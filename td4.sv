==> flow/design.v <==
module decode(
input	logic [3:0] op,
input	logic cflag,
output	logic sel_a, sel_b,
output	logic [3:0] load_b);
logic	[4:0]	decode_in;
logic	[5:0]	decode_out;
assign	decode_in = {op, cflag};  
function	[5:0]	select;
input	[4:0]	decode_in;
	casez (decode_in)
	5'b0000?:	select = 6'b000111;  
	5'b0001?:	select = 6'b010111;  
	5'b0010?:	select = 6'b100111;  
	5'b0011?:	select = 6'b110111;  
	5'b0100?:	select = 6'b001011;  
	5'b0101?:	select = 6'b011011;  
	5'b0110?:	select = 6'b101011;  
	5'b0111?:	select = 6'b111011;  
	5'b1001?:	select = 6'b011101;  
	5'b1011?:	select = 6'b111101;  
	5'b11100:	select = 6'b111110;  
	5'b11101:	select = 6'b111111;  
	5'b1111?:	select = 6'b111110;  
	default:	select = 6'bxxxxxx;
	endcase
endfunction
assign	decode_out = select(decode_in);
assign	sel_a = decode_out[4];
assign	sel_b = decode_out[5];
assign	load_b[3] = decode_out[0];
assign	load_b[2] = decode_out[1];
assign	load_b[1] = decode_out[2];
assign	load_b[0] = decode_out[3];
endmodule
module dff(
input	logic clk, rst_b, d,
output	logic q, q_b);
always_ff @(posedge clk, negedge rst_b) begin
	if (!rst_b)
		q <= 1'b0;	 
	else 
		q <= d;
end
assign q_b = ~q;
endmodule
module dsel(
input	logic a, b,
input	logic [3:0] c0, c1, c2, c3,
output	logic [3:0] y);
logic	[1:0]	sel;
assign	sel = {b, a};
function	[3:0]	select;
input	[3:0]	c0, c1, c2, c3;
input	[1:0]	sel;
	case (sel)
	2'b00:		select = c0;
	2'b01:		select = c1;
	2'b10:		select = c2;
	2'b11:		select = c3;
	default:	select = 4'bxxxx;
	endcase
endfunction
assign	y = select(c0, c1, c2, c3, sel);
endmodule
module fulladd(
input	logic cin,
input	logic [3:0] a, b,
output	logic [3:0] q,
output	logic cout);
assign	{cout, q} = a + b + cin;
endmodule
module pc(
input	logic clk, rst_b, load_b,
input	logic [3:0] d,
output	logic [3:0] q);
always_ff @(posedge clk, negedge rst_b)
	if (!rst_b)
		q <= 4'b0;	 
	else if (load_b)
		q <= q + 4'b1;	 
	else
		q <= d;	 
endmodule
module reg_4bit(
input	logic clk, rst_b, load_b,
input	logic [3:0] d,
output	logic [3:0] q);
always_ff @(posedge clk, negedge rst_b)
	if (!rst_b)
		q <= 4'b0;	 
	else if (!load_b)
		q <= d;	 
endmodule
module rom(
input	logic [3:0] address,
output	logic [7:0] data);
function	[7:0]	select;
input	[3:0]	address;
	case (address)
	4'b0000:	select = 8'b10110111;  
	4'b0001:	select = 8'b00000001;  
	4'b0010:	select = 8'b11100001;  
	4'b0011:	select = 8'b00000001;  
	4'b0100:	select = 8'b11100011;  
	4'b0101:	select = 8'b10110110;  
	4'b0110:	select = 8'b00000001;  
	4'b0111:	select = 8'b11100110;  
	4'b1000:	select = 8'b00000001;  
	4'b1001:	select = 8'b11101000;  
	4'b1010:	select = 8'b10110000;  
	4'b1011:	select = 8'b10110100;  
	4'b1100:	select = 8'b00000001;  
	4'b1101:	select = 8'b11101010;  
	4'b1110:	select = 8'b10111000;  
	4'b1111:	select = 8'b11111111;  
	default:	select = 8'bxxxxxxxx;
	endcase
endfunction
assign	data = select(address);
endmodule
module td4(
input	logic [3:0] in,
input	logic clk, rst_b,
output	logic [3:0] out);
logic [7:0] data;
logic [3:0] reg_a_out, reg_b_out, dsel_in3, address, load_b, dsel_out, alu_out;
logic alu_cin, cflag_raw, cflag_b, sel_a, sel_b, cflag;
decode decode0(
.op(data[7:4]),
.cflag(cflag),
.sel_a(sel_a),
.sel_b(sel_b),
.load_b(load_b)
);
dsel dsel0(
.a(sel_a),
.b(sel_b),
.c0(reg_a_out),
.c1(reg_b_out),
.c2(in),
.c3(dsel_in3),
.y(dsel_out)
);
fulladd alu0(
.cin(alu_cin),
.a(dsel_out),
.b(data[3:0]),
.q(alu_out),
.cout(cflag_raw)
);
dff dff0(
.clk(clk),
.rst_b(rst_b),
.d(cflag_raw),
.q(cflag),
.q_b(cflag_b)
);
reg_4bit reg_a(
.clk(clk),
.rst_b(rst_b),
.load_b(load_b[0]),
.d(alu_out),
.q(reg_a_out)
);
reg_4bit reg_b(
.clk(clk),
.rst_b(rst_b),
.load_b(load_b[1]),
.d(alu_out),
.q(reg_b_out)
);
reg_4bit output_port0(
.clk(clk),
.rst_b(rst_b),
.load_b(load_b[2]),
.d(alu_out),
.q(out)
);
pc pc0(
.clk(clk),
.rst_b(rst_b),
.load_b(load_b[3]),
.d(alu_out),
.q(address)
);
rom rom0(
.address(address),
.data(data)
);
assign dsel_in3 = 4'b0000;
assign alu_cin = 1'b0;
endmodule
[Reports on td4]
Tool output for the design above, in the order of the flow.
Lines are those of the file above, counted from 1.
Operators carry their Yosys type and port widths (W data, S select, Z words).
Cell names lack the library's common part.
The mark -- stands for no value.
Set-up
  design top: td4
  clock: clk
  standard-cell library: sky130hd
  library corner: tt_025C_1v80

[Word level]
Yosys after proc, flatten, opt, wreduce and memory -nomap, before mapping. Enables and synchronous resets that opt folds into registers are not counted as muxes. Memory bits, and registers merged into a memory's read port (data or address), are not among the register bits. Print and check cells are not counted. Equal cells are merged and count once.
Memory sizes are those after Yosys's memory passes, which may raise the word count (mostly to a power of two), join words into wider ones and drop unused or constant bits.
Storage and ports
  register bits: 17
  memory bits (read-only): 128
  memory cells: 1
  elaborated cells: 29
Memories
  (no name shown): words 16, bits a word 8, read ports 1, write ports 0, RTL line 100  | case (address)
Cells by class
  $add $sub $neg: 2
  equality and inequality tests: 15
  multiplexer cells: 3
  reduce/logical cells: 3
Operators by type and width (number)
  $pmux W6 S12: 1
  $eq A4 B3 Y1 const B: 4
  $pmux W4 S4: 1
  $eq A4 B4 Y1 const B: 3
  $eq A5 B5 Y1 const B: 2
  $eq A4 B2 Y1 const B: 2
  $add A4 B4 Y5: 1
  $eq A2 B2 Y1 const B: 2
  $add A4 B1 Y4 const B: 1
  $eq A4 B1 Y1 const B: 1
  $logic_not A4 Y1: 1
  $mux W4: 1
  $eq A2 B1 Y1 const B: 1
  $logic_not A2 Y1: 1
  $reduce_or A2 Y1: 1

[Longest topological paths]
Longest topological path by Yosys (ltp), each cell counted once; first at word level (registers and memories cut), then after technology mapping (sequential cells cut; the memories' decode and read muxes count).
Logic depth
  depth in word-level cells: 7
  ABC_AREA: 0
  depth in mapped cells: 11

[After synthesis]
Source: synth_stat.txt of the flow (Yosys; design flattened, memories mapped). It holds for the ABC_AREA given above (unset counts as 0); a run with the other value may have another netlist.
Totals and module areas in this step are rounded.
Synthesis totals
  standard cells after synthesis: 93
  chip area (Yosys): 0.001105 mm^2
  area of sequential cells: 0.0004254 mm^2
  mapped flip-flops: 17
  buffers: 2
Cells by type
  dfrtp_1: number 17, total area 425.408 um^2
  ha_1: number 12, total area 150.144 um^2
  mux2_2: number 11, total area 123.869 um^2
  mux2i_1: number 5, total area 50.048 um^2
  mux2_1: number 4, total area 45.043 um^2
  a22o_1: number 4, total area 35.034 um^2
  a21o_1: number 3, total area 22.522 um^2
  inv_1: number 6, total area 22.522 um^2
  mux4_2: number 1, total area 22.522 um^2
  a21oi_1: number 4, total area 20.019 um^2
  fa_1: number 1, total area 20.019 um^2
  xnor2_1: number 2, total area 17.517 um^2
  nor3_4: number 1, total area 16.266 um^2
  nand2_1: number 4, total area 15.014 um^2
  nor2_1: number 4, total area 15.014 um^2
  o21a_1: number 2, total area 15.014 um^2
  nor2b_1: number 2, total area 12.512 um^2
  o211ai_2: number 1, total area 12.512 um^2
Not listed: further types 9, cells in them 9.
By module: a second synthesis without flattening, with its own total; a netlist apart from the flattened one above.
Unflattened totals
  cell total of the unflattened synthesis: 104
  area (unflattened synthesis): 0.001211 mm^2
Rows give one instance, submodules left out.
By module
  reg_4bit: times used 3, cells 8, area 0.0001451 mm^2
  rom: times used 1, cells 30, area 0.0002502 mm^2
  pc: times used 1, cells 15, area 0.0001777 mm^2
  fulladd: times used 1, cells 16, area 0.0001439 mm^2
  dsel: times used 1, cells 4, area 0.0001051 mm^2
  decode: times used 1, cells 12, area 0.0000663 mm^2
  dff: times used 1, cells 2, area 0.0000288 mm^2
  td4: times used 1, cells 1, area 0.0000038 mm^2

[Path before layout]
Source: OpenSTA report_checks on the synthesized netlist (no wires, ideal clock, input and output delay 20% of the period each), path of least setup slack; recovery checks are left aside. Register names are those of the netlist, which keeps one name where synthesis merged equal registers.
Timing path after synthesis
  kind: register to register
  start: register pc0.q[0]
  end: register output_port0.q[3]
  period: 4.39 ns
  time at the first pin: 0.000 ns
  arrival: 2.865 ns
  data required time: 4.262 ns
  setup slack: 1.397 ns
  delay of the path: 2.993 ns
  stages: 12
  buffers on the path: 0
  period reached after synthesis: 2.993 ns
"delay of the path" is the arrival time less input delay plus setup time.
"stages": output pins that drive a net of the path, with the launching flip-flop's if there is one; two outputs of one cell count as two.
"period reached after synthesis" = period - worst setup slack (recovery checks aside). The figure is calculated, with input and output delays left at 20% of the set period.
The rows between start and end are the longest chain of elaborated cells between them; the timing report does not say that the signal goes this way. Where chains are equally long, one stands for them.
A line is the first line of the expression or statement that the cell stems from. Yosys adds cells for indexed reads and writes and turns some case tables into memories.
The chain passes a memory read, where the word-level depth is cut; so it can be longer than that depth.
A register here has more assigning lines than the two given.
On the way, after synthesis
  path through: dfrtp_1 inv_1 ha_1 inv_1 mux4_2 a21oi_1 a22o_1 ha_1 a21o_1 a21oi_1 xnor2_1 mux2_1
  cells in the longest elaborated chain: 7
  elaborated cells on any way between the ends: 22
RTL lines, path after synthesis
  from (decl): RTL line 76  | output logic [3:0] q);
  from (assign): RTL line 81  | q <= q + 4'b1;
  from (assign): RTL line 83  | q <= d;
  $mem_v2 Z16 W8: RTL line 100  | case (address)
  $eq A5 B5 Y1: RTL line 11  | casez (decode_in)
  $reduce_or A2 Y1
  $pmux W6 S12: RTL line 11
  $eq A2 B2 Y1: RTL line 56  | case (sel)
  $pmux W4 S4: RTL line 56
  $add A4 B4 Y5: RTL line 71  | assign {cout, q} = a + b + cin;
  to (assign): RTL line 91  | q <= 4'b0;
  to (assign): RTL line 93  | q <= d;
  to (decl): RTL line 88  | output logic [3:0] q);

[Timing after layout]
From the final timing report of entry B: the path of least setup slack in the routed layout; clock arrival at registers is part of the times.
Timing path after layout
  kind: register to register
  start: register pc0.q[0]
  end: register output_port0.q[3]
  period: 3.63 ns
  time at the first pin: 0.25 ns
  arrival: 3.12 ns
  data required time: 3.76 ns
  setup slack: 0.65 ns
  stages: 12
  buffers on the path: 0
The rows between start and end are the longest chain of elaborated cells between them; the timing report does not say that the signal goes this way. Where chains are equally long, one stands for them.
The chain passes a memory read, where the word-level depth is cut; so it can be longer than that depth.
A register here has more assigning lines than the two given.
On the way, after layout
  path through: dfrtp_1 inv_1 ha_1 inv_1 mux4_2 a21oi_1 a22o_1 ha_1 a21o_1 a21oi_1 xnor2_1 mux2_1
  cells in the longest elaborated chain: 7
  elaborated cells on any way between the ends: 22
RTL lines, path after layout
  from (decl): RTL line 76  | output logic [3:0] q);
  from (assign): RTL line 81  | q <= q + 4'b1;
  from (assign): RTL line 83  | q <= d;
  $mem_v2 Z16 W8: RTL line 100  | case (address)
  $eq A5 B5 Y1: RTL line 11  | casez (decode_in)
  $reduce_or A2 Y1
  $pmux W6 S12: RTL line 11
  $eq A2 B2 Y1: RTL line 56  | case (sel)
  $pmux W4 S4: RTL line 56
  $add A4 B4 Y5: RTL line 71  | assign {cout, q} = a + b + cin;
  to (assign): RTL line 91  | q <= 4'b0;
  to (assign): RTL line 93  | q <= d;
  to (decl): RTL line 88  | output logic [3:0] q);

Subject: td4 on sky130hd, stored results

Hello all,

Measured data: module td4, platform sky130hd, 2 stored runs of the flow under differing settings, order arbitrary. Input and output delays are each 20% of the period that was set; the output load is 0.01 pF.
By "achieved clock period" is meant the clock period of the run minus its worst setup slack. This is arithmetic on one report: input and output delays are still those of the set period (20% each).
"worst setup path time" = time allowed to the worst setup path (clock period - input delay - output delay, where it has them) - its slack; a late launch clock adds to it, a late capture clock takes from it.
The results are shown rounded.
[entry A] settings: period_ns=5.01, CORE_UTILIZATION=72, SETUP_SLACK_MARGIN=1.48, PLACE_DENSITY_LB_ADDON=0.17, HOLD_SLACK_MARGIN=0.12, CORE_ASPECT_RATIO=1.42, CELL_PAD_IN_SITES_GLOBAL_PLACEMENT=2, TNS_END_PERCENT=70, GPL_ROUTABILITY_DRIVEN=1, CAP_MARGIN=30, CORE_MARGIN=2, SLEW_MARGIN=20
[entry A] result: did not finish, placement stopped with FLW-0024
[entry B] settings: period_ns=3.63, CORE_UTILIZATION=22, SETUP_SLACK_MARGIN=0.35, PLACE_DENSITY_LB_ADDON=0.19, CORE_ASPECT_RATIO=1.22, CELL_PAD_IN_SITES_GLOBAL_PLACEMENT=3, CELL_PAD_IN_SITES_DETAIL_PLACEMENT=1, TNS_END_PERCENT=70, MAX_ROUTING_LAYER=met5, CAP_MARGIN=20, CORE_MARGIN=2, SLEW_MARGIN=20
[entry B] result: chip area after synthesis (Yosys) 0.001105 mm^2, die area 0.005608 mm^2, utilization 0.268, worst setup slack after layout 0.646 ns, worst hold slack 0.493 ns, achieved clock period 2.984 ns, worst setup path time 2.98 ns, worst setup path kind register to register

Thanks
